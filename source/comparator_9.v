==> flow/design.v <==
module comparator_9(
	output	[7:0]		out, 
	input					clk, 
	input					ldFilter, 
	input		[1:0]		selFilter, 
	input		[7:0]		in1, 
	input		[7:0]		in2, 
	input		[7:0]		in3, 
	input		[7:0]		in4, 
	input		[7:0]		in5, 
	input		[7:0]		in6, 
	input		[7:0]		in7, 
	input		[7:0]		in8, 
	input		[7:0]		in9
); 
wire	[7:0] max11, max12, max13, max21, max22, max23, max3; 
wire 	[7:0] med11, med12, med13, med21, med22, med23, med3; 
wire	[7:0]	min11, min12, min13, min21, min22, min23, min3; 
wire			en1, en2, en3; 
assign en1 = (ldFilter == 1) && (selFilter == 1); 
assign en2 = (ldFilter == 1) && (selFilter == 2); 
assign en3 = (ldFilter == 1) && (selFilter == 3); 
comparator comp11(.max (max11), .med (med11), .min (min11), .clk (clk), .en (en1), .in_1 (in1), .in_2 (in2), .in_3 (in3)); 
comparator comp12(.max (max12), .med (med12), .min (min12), .clk (clk), .en (en1), .in_1 (in4), .in_2 (in5), .in_3 (in6));
comparator comp13(.max (max13), .med (med13), .min (min13), .clk (clk), .en (en1), .in_1 (in7), .in_2 (in8), .in_3 (in9));
comparator comp21(.max (max21), .med (med21), .min (min21), .clk (clk), .en (en2), .in_1 (max11), .in_2 (max12), .in_3 (max13));
comparator comp22(.max (max22), .med (med22), .min (min22), .clk (clk), .en (en2), .in_1 (med11), .in_2 (med12), .in_3 (med13));
comparator comp23(.max (max23), .med (med23), .min (min23), .clk (clk), .en (en2), .in_1 (min11), .in_2 (min12), .in_3 (min13));
comparator comp3(.max (max3), .med (med3), .min (min3), .clk (clk), .en (en3), .in_1 (min21), .in_2 (med22), .in_3 (max23));
assign out = med3; 
endmodule
module comparator(
	output reg	[7:0]	max, 
	output reg	[7:0]	med, 
	output reg	[7:0]	min,
	input					clk, 
	input					en, 
	input			[7:0]	in_1, 
	input			[7:0]	in_2, 
	input			[7:0]	in_3
);
always@(posedge clk)
begin
	if(en)
	begin
	  if((in_1 >= in_2) && (in_1 >= in_3) && (in_2 >= in_3)) begin max <= in_1; med <= in_2; min <= in_3; end 
	  else if((in_1 >= in_2) && (in_1 >= in_3) && (in_3 >= in_2)) begin max <= in_1; med <= in_3; min <= in_2; end
	  else if((in_2 >= in_1) && (in_2 >= in_3) && (in_1 >= in_3)) begin max <= in_2; med <= in_1; min <= in_3; end
	  else if((in_2 >= in_1) && (in_2 >= in_3) && (in_3 >= in_1)) begin max <= in_2; med <= in_3; min <= in_1; end
	  else if((in_3 >= in_1) && (in_3 >= in_2) && (in_1 >= in_2)) begin max <= in_3; med <= in_1; min <= in_2; end
	  else if((in_3 >= in_1) && (in_3 >= in_2) && (in_2 >= in_1)) begin max <= in_3; med <= in_2; min <= in_1; end
	end
end
endmodule
---- From RTL to reports: comparator_9 ----
Tool output for the design above, in the order of the flow.
Lines are those of the file above, counted from 1.
Operators carry their Yosys type and port widths (W data, S select, Z words).
Not given: n/a
set-up
  top ..................................... comparator_9
  clock ................................... clk
  cell library ............................ sky130hd
  library corner .......................... tt_025C_1v80

---- After elaboration ----
Yosys after proc, flatten, opt, wreduce and memory -nomap, before mapping. Memory bits, and registers merged into a memory's read port (data or address), are not among the register bits. Print and check cells are not counted. Equal cells are merged and count once.
bit counts
  register bits after elaboration ......... 104
  latch bits .............................. 0
  memory bits (writable) .................. 0
  memory bits (read-only) ................. 0
  clocked read ports x word width ......... 0
  memories ................................ 0
  input bits .............................. 76
  output and inout bits ................... 8
  cells after elaboration ................. 216
cells by class
  add/subtract/negate cells ............... 0
  $mul .................................... 0
  div/mod/pow operators ................... 0
  $lt $le $gt $ge ......................... 42
  equal/unequal tests ..................... 3
  shift operators ......................... 0
  mux-type cells .......................... 78
  bitwise logic cells ..................... 0
  reductions and logical operators ........ 80
operators by type and width
  cell                  count
  $mux W8               78
  $ge A8 B8 Y1          42
  $logic_and A1 B1 Y1   66
  $reduce_bool A6 Y1    7
  $reduce_and A2 Y1     7
  $eq A2 B2 Y1 const B  2
  $eq A2 B1 Y1 const B  1

---- Logic depth ----
Longest topological path by Yosys (ltp), each cell counted once; first at word level (registers and memories cut), then after technology mapping (sequential cells cut; the memories' decode and read muxes count).
logic depth
  depth after elaboration ................. 9
  ABC_AREA ................................ 0
  gate-level depth with buffers ........... 12
  gate-level depth less buffers ........... 10

---- Mapped cells and area ----
The flow's flattened synthesis, as Yosys stat reports it; memories are mapped. The netlist is that of the ABC_AREA named above (0 if unset); the other value can give another one.
Totals and module areas in this step are rounded.
cell types
  cell type                  count  area in all (um^2)
  sky130_fd_sc_hd__edfxtp_1  104    3.12E+03
  sky130_fd_sc_hd__ha_1      168    2.1E+03
  sky130_fd_sc_hd__a21oi_1   115    575.552
  sky130_fd_sc_hd__inv_1     118    442.925
  sky130_fd_sc_hd__nor2_1    105    394.128
  sky130_fd_sc_hd__o21ai_0   77     385.37
  sky130_fd_sc_hd__mux2i_1   34     340.326
  sky130_fd_sc_hd__nand2_1   79     296.534
  sky130_fd_sc_hd__o22ai_1   47     294.032
  sky130_fd_sc_hd__nand4_1   40     250.24
  sky130_fd_sc_hd__a31oi_1   32     200.192
  sky130_fd_sc_hd__o211ai_1  21     157.651
  sky130_fd_sc_hd__o221a_2   13     146.39
  sky130_fd_sc_hd__nor2b_1   23     143.888
  sky130_fd_sc_hd__o32ai_1   15     131.376
  sky130_fd_sc_hd__or2_2     20     125.12
  sky130_fd_sc_hd__nor3_1    19     95.091
  sky130_fd_sc_hd__a221o_1   9      90.086
Not listed: further types 54, cells in them 153.
mapped netlist
  cells in the netlist .................... 1192
  mapped area ............................. 0.01054 mm^2
  flip-flop cells ......................... 104
  buffers ................................. 19
The figures by module come from a second, unflattened synthesis with its own total; it is not the netlist above.
unflattened totals
  cell total of the unflattened synthesis .. 1578
  area (unflattened synthesis) ............ 0.01481 mm^2
Rows give one instance, submodules left out.
modules
  module        instances  cells  area (mm^2)  sequential area (mm^2)
  comparator    7          225    0.002112     0.0007207
  comparator_9  1          3      0.000025     0

---- Timing after synthesis ----
Path of least setup slack by OpenSTA after synthesis, without wires, with an ideal clock, recovery checks aside; 20% of the period is set as input and as output delay. Where synthesis merged equal registers, the netlist keeps one of their names.
path post-synthesis
  path type ............................... input port to flip-flop
  start ................................... in in5[7]
  end ..................................... reg comp12.max[0]
  clock period ............................ 8.64 ns
  external input delay .................... 1.728 ns
  time at the first pin ................... 1.728 ns
  arrival time ............................ 4.414 ns
  setup slack ............................. 3.806 ns
  delay of the path ....................... 3.106 ns
  stages on the path ...................... 8
  path buffers ............................ 1
  synthesis period reached ................ 4.834 ns
"delay of the path" is the arrival time less input delay plus setup time.
"stages on the path" counts driving pins, that of a launching flip-flop among them; a cell with two outputs on the path counts twice.
"synthesis period reached" is the clock period less the worst setup slack; recovery checks do not enter. This is arithmetic on one report: input and output delays are still those of the set period (20% each).
The rows between start and end are the longest chain of elaborated cells between them; the timing report does not say that the signal goes this way. Where chains are equally long, one stands for them.
Each line given opens the expression or statement behind the cell; cells for indexed reads and writes are added by Yosys, which also makes memories of some case tables.
A register here has more assigning lines than the two given.
The path ends at the enable pin of a flip-flop; only ways to that pin are counted.
on the way, post-synthesis
  cells stage by stage .................... sky130_fd_sc_hd__inv_1 > sky130_fd_sc_hd__ha_1 > sky130_fd_sc_hd__a21oi_1 > sky130_fd_sc_hd__o21ai_1 > sky130_fd_sc_hd__nor3_1 > sky130_fd_sc_hd__o22ai_2 > sky130_fd_sc_hd__clkbuf_1 > sky130_fd_sc_hd__a31oi_1
  cells in the longest elaborated chain ... 5
  elaborated cells between the ends (all ways) .. 15
  those cells by class .................... compare: 4; reduce/logical: 11
ends and longest elaborated chain, post-synthesis
  item                              line  source
  start, declared                   10    input [7:0] in5,
  $ge A8 B8 Y1                      51    else if((in_3 >= in_1) && (in_3 >= in_2) && (in_2 >= in_1)) begin max <= in_3; med <= in_2; min <= in_1; end
  $logic_and A1 B1 Y1 (2 in a row)  51
  $reduce_bool A6 Y1                n/a
  $reduce_and A2 Y1                 n/a
  end, assigned                     50    else if((in_3 >= in_1) && (in_3 >= in_2) && (in_1 >= in_2)) begin max <= in_3; med <= in_1; min <= in_2; end
  end, assigned                     51
  end, declared                     33    output reg [7:0] max,

---- Timing after layout ----
From the final timing report of run A: the path of least setup slack in the routed layout; clock arrival at registers is part of the times.
path after layout
  path type ............................... input port to flip-flop
  start ................................... in in1[1]
  end ..................................... reg comp11.med[3]
  clock period ............................ 6.86 ns
  external input delay .................... 1.37 ns
  time at the first pin ................... 1.37 ns
  arrival time ............................ 4.69 ns
  setup slack ............................. 2.25 ns
  stages on the path ...................... 11
  path buffers ............................ 1
The rows between start and end are the longest chain of elaborated cells between them; the timing report does not say that the signal goes this way. Where chains are equally long, one stands for them.
A register here has more assigning lines than the two given.
Ways into the end's enable are left out, as the timed path ends at the data pin.
on the way, after layout
  cells stage by stage .................... sky130_fd_sc_hd__clkdlybuf4s50_1 > sky130_fd_sc_hd__inv_1 > sky130_fd_sc_hd__ha_1 > sky130_fd_sc_hd__nor2b_1 > sky130_fd_sc_hd__o211ai_1 > sky130_fd_sc_hd__a21oi_1 > sky130_fd_sc_hd__o22ai_2 > sky130_fd_sc_hd__and3_1 > sky130_fd_sc_hd__nand2_1 > sky130_fd_sc_hd__o32ai_1 > sky130_fd_sc_hd__a31oi_1
  cells in the longest elaborated chain ... 9
  elaborated cells between the ends (all ways) .. 19
  those cells by class .................... compare: 4; mux: 6; reduce/logical: 9
ends and longest elaborated chain, after layout
  item                              line  source
  start, declared                   6     input [7:0] in1,
  $ge A8 B8 Y1                      51    else if((in_3 >= in_1) && (in_3 >= in_2) && (in_2 >= in_1)) begin max <= in_3; med <= in_2; min <= in_1; end
  $logic_and A1 B1 Y1 (2 in a row)  51
  $mux W8                           51
  $mux W8                           50    else if((in_3 >= in_1) && (in_3 >= in_2) && (in_1 >= in_2)) begin max <= in_3; med <= in_1; min <= in_2; end
  $mux W8                           49    else if((in_2 >= in_1) && (in_2 >= in_3) && (in_3 >= in_1)) begin max <= in_2; med <= in_3; min <= in_1; end
  $mux W8                           48    else if((in_2 >= in_1) && (in_2 >= in_3) && (in_1 >= in_3)) begin max <= in_2; med <= in_1; min <= in_3; end
  $mux W8                           47    else if((in_1 >= in_2) && (in_1 >= in_3) && (in_3 >= in_2)) begin max <= in_1; med <= in_3; min <= in_2; end
  $mux W8                           46    if((in_1 >= in_2) && (in_1 >= in_3) && (in_2 >= in_3)) begin max <= in_1; med <= in_2; min <= in_3; end
  end, assigned                     46
  end, assigned                     47
  end, declared                     34    output reg [7:0] med,

Flow measurements of comparator_9 on sky130hd: 2 stored runs with different settings, listed in no order. Input and output delays are each 20% of the period that was set; the output load is 0.01 pF.
"clock period achieved" is the run's clock period less its worst setup slack. It is reckoned from that one timing run; input and output delays stay at 20% of the period that was set.
"critical setup path time": the worst setup path's part of the clock period (all of it between registers, 20% less for each end at a port) less its slack. A launch clock that arrives late makes it longer, a capture clock that arrives late makes it shorter.
"overall power" is the tool's figure for a default switching activity; nothing was simulated.
Results are given in rounded form.

---- run A ----
settings
  period_ns = 6.86
  CAP_MARGIN = 20
  CORE_MARGIN = 2
  CORE_UTILIZATION = 40
  SLEW_MARGIN = 20
results
  area of the die ......................... 0.02767 mm^2
  setup slack of the worst path ........... 2.254 ns
  area of the standard cells in the finished layout .. 0.01203 mm^2
  utilization ............................. 0.463
  netlist area reported by Yosys .......... 0.01054 mm^2
  critical setup path time ................ 3.23 ns
  worst setup path type ................... input port to flip-flop
  smallest hold slack ..................... 0.638 ns
  overall power ........................... 2184 µW
  final setup TNS ......................... 0.000 ns
  clock period achieved ................... 4.606 ns

---- run B ----
settings
  period_ns = 7.09
  CORE_UTILIZATION = 17
  SETUP_SLACK_MARGIN = 1.64
  PLACE_DENSITY_LB_ADDON = 0.07
  CORE_ASPECT_RATIO = 0.71
  ABC_AREA = 1
  CTS_CLUSTER_SIZE = 62
  CTS_CLUSTER_DIAMETER = 398
  MAX_ROUTING_LAYER = met4
  CAP_MARGIN = 20
  CORE_MARGIN = 2
  SLEW_MARGIN = 20
results
  area of the die ......................... 0.07214 mm^2
  setup slack of the worst path ........... 2.545 ns
  area of the standard cells in the finished layout .. 0.01397 mm^2
  utilization ............................. 0.202
  netlist area reported by Yosys .......... 0.0119 mm^2
  critical setup path time ................ 3.13 ns
  worst setup path type ................... input port to flip-flop
  smallest hold slack ..................... 0.628 ns
  overall power ........................... 2333 µW
  final setup TNS ......................... 0.000 ns
  clock period achieved ................... 4.545 ns

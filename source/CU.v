==> flow/design.v <==
module CU(
	output reg				ldAddr, 
	output reg	[2:0]		selAddr, 
	output reg				ldImage, 
	output reg	[2:0]		selImage, 
	output reg				ldFilter, 
	output reg 	[1:0]		selFilter, 
	output reg				done,
	input						clk, 
	input						rst
); 
reg	[3:0]	state; 
parameter S0 = 4'b0000, S1 = 4'b0001, S2 = 4'b0010, S3 = 4'b0011, S4 = 4'b0100, 
  S5 = 4'b0101, S6 = 4'b0110, S7 = 4'b0111, S8 = 4'b1000; 
parameter LENGTH = 640, WIDTH = 480; 
always@(negedge clk or negedge rst)
begin 
	if(!rst)	begin 
	  state <= 0;
	  ldAddr <= 0;			selAddr <= 0; 
	  ldImage <= 0;		selImage <= 0; 
	  ldFilter <= 0;		selFilter <= 0;  
	  done <= 0;  
	end
	else
	begin
		  ldAddr <= 0;			selAddr <= 0; 
		  ldImage <= 0;		selImage <= 0; 
		  ldFilter <= 0;		selFilter <= 0;  
		  done <= 0; 
		  case(state)
		  S0: 	begin state <= S1; 	ldAddr <= 1; 	selAddr <= 1; 		end 
		  S1: 	begin state <= S2; 	ldAddr <= 1; 	selAddr <= 2;  ldImage <= 1; 	selImage <= 1; end
		  S2: 	begin state <= S3; 	ldAddr <= 1; 	selAddr <= 3;  ldImage <= 1; 	selImage <= 2; end
		  S3: 	begin state <= S4; 	ldAddr <= 1; 	selAddr <= 4;  ldImage <= 1; 	selImage <= 3; end
		  S4: 	begin state <= S5; 	ldAddr <= 1; 	selAddr <= 5;  ldImage <= 1; 	selImage <= 4; end
		  S5: 	begin state <= S6;   ldImage <= 1; 	selImage <= 5; end		  
		  S6: 	begin state <= S7; 	ldFilter <= 1; 	selFilter <= 1; 	end 
		  S7: 	begin state <= S8; 	ldFilter <= 1; 	selFilter <= 2; 	end
		  S8: 	begin state <= S0; 	ldFilter <= 1; 	selFilter <= 3;   done <= 1; 	end
        default: begin state <= S0; end
        endcase
	end
end
endmodule 
From RTL to reports: CU
The steps from the RTL of CU to its reports follow in flow order. Line numbers count from 1 in the design file above. Operators carry their Yosys type and port widths (W data, S select, Z words). Cell names lack the library's common part. A cell with n/a has no value.

Top: CU. Clock input: clk. Library: sky130hd. Library corner: tt_025C_1v80.

Elaborated design
Counts by Yosys on the flattened word-level netlist (proc, flatten, opt, wreduce; memories kept). Register bits leave out memories and registers merged into their read ports (data or address); mux counts leave out enables and synchronous resets folded into registers. Print and check cells are left out. Cells with the same type and inputs are merged into one.

The entry for bits of input ports reads 2. For flip-flop bits (word level) the number is 16.

Equal/unequal tests: 8. For reductions and logical operators the number is 4. The figure for muxes and demuxes is 8.

Operators by type and width (number): $pmux W4 S8 (1); $pmux W3 S5 (2); $eq A4 B3 Y1 const B (4); $reduce_or A5 Y1 (2); $eq A4 B2 Y1 const B (2); $pmux W2 S3 (1); $eq A4 B1 Y1 const B (1); $eq A4 B4 Y1 const B (1); $logic_not A4 Y1 (1); $mux W1 (4); $reduce_or A3 Y1 (1).

Depth
Longest topological path by Yosys (ltp), each cell counted once; first at word level (registers and memories cut), then after technology mapping (sequential cells cut; the memories' decode and read muxes count).

Depth after elaboration: 3. For ABC_AREA the number is 0. For gate-level depth with buffers the number is 2. Under mapped depth without buffers stands 2.

Netlist
Source: synth_stat.txt of the flow (Yosys; design flattened, memories mapped). It holds for the ABC_AREA given above (unset counts as 0); a run with the other value may have another netlist.

For flip-flops the number is 21. Mapped cells: 33. Under synthesis area stands 605.6 sq um.

Cell types: dfrtn_1 (number 20, total area 500.48 sq um); or2_2 (number 6, total area 37.536 sq um); dfstp_2 (number 1, total area 26.275 sq um); or3_1 (number 3, total area 18.768 sq um); or3_4 (number 1, total area 11.261 sq um); or4_1 (number 1, total area 7.507 sq um); inv_1 (number 1, total area 3.754 sq um).

Add stored flow runs of CU

CU through Yosys and OpenROAD on sky130hd: 2 stored runs, unordered, with their settings and measured results. The constraints put input and output delay at 20% of the set period each and load the outputs with 0.01 pF. "overall power" rests on the timing tool's default activity at the inputs, not on a simulated workload.

Entry A has these settings: period_ns 1.86; CORE_UTILIZATION 41; SETUP_SLACK_MARGIN 0.3; PLACE_DENSITY_LB_ADDON 0.06; CELL_PAD_IN_SITES_DETAIL_PLACEMENT 1; TNS_END_PERCENT 45; GPL_ROUTABILITY_DRIVEN 1; CTS_CLUSTER_DIAMETER 135; CAP_MARGIN 5; SLEW_MARGIN 40; MIN_ROUTING_LAYER met2; CORE_MARGIN 2. The std-cell area (final layout) reads 760.7 sq um. For the worst hold slack after layout the run shows 0.327 ns. The die size comes to 1800.3 sq um. The measured post-route utilization is 0.57. The setup slack of the worst path comes to -0.270 ns. For the mapped cell area after synthesis the run shows 605.6 sq um. The measured total negative setup slack is -3.018 ns. The measured overall power is 0.0006933 W.

Entry B has these settings: period_ns 1.62; CORE_UTILIZATION 49; CAP_MARGIN 20; CORE_MARGIN 2; SLEW_MARGIN 20. The std-cell area (final layout) reads 734.5 sq um. For the worst hold slack after layout the run shows 0.339 ns. The die size comes to 1533.1 sq um. The measured post-route utilization is 0.652. The setup slack of the worst path comes to -0.323 ns. For the mapped cell area after synthesis the run shows 605.6 sq um. The measured total negative setup slack is -3.778 ns. The measured overall power is 0.0007872 W.
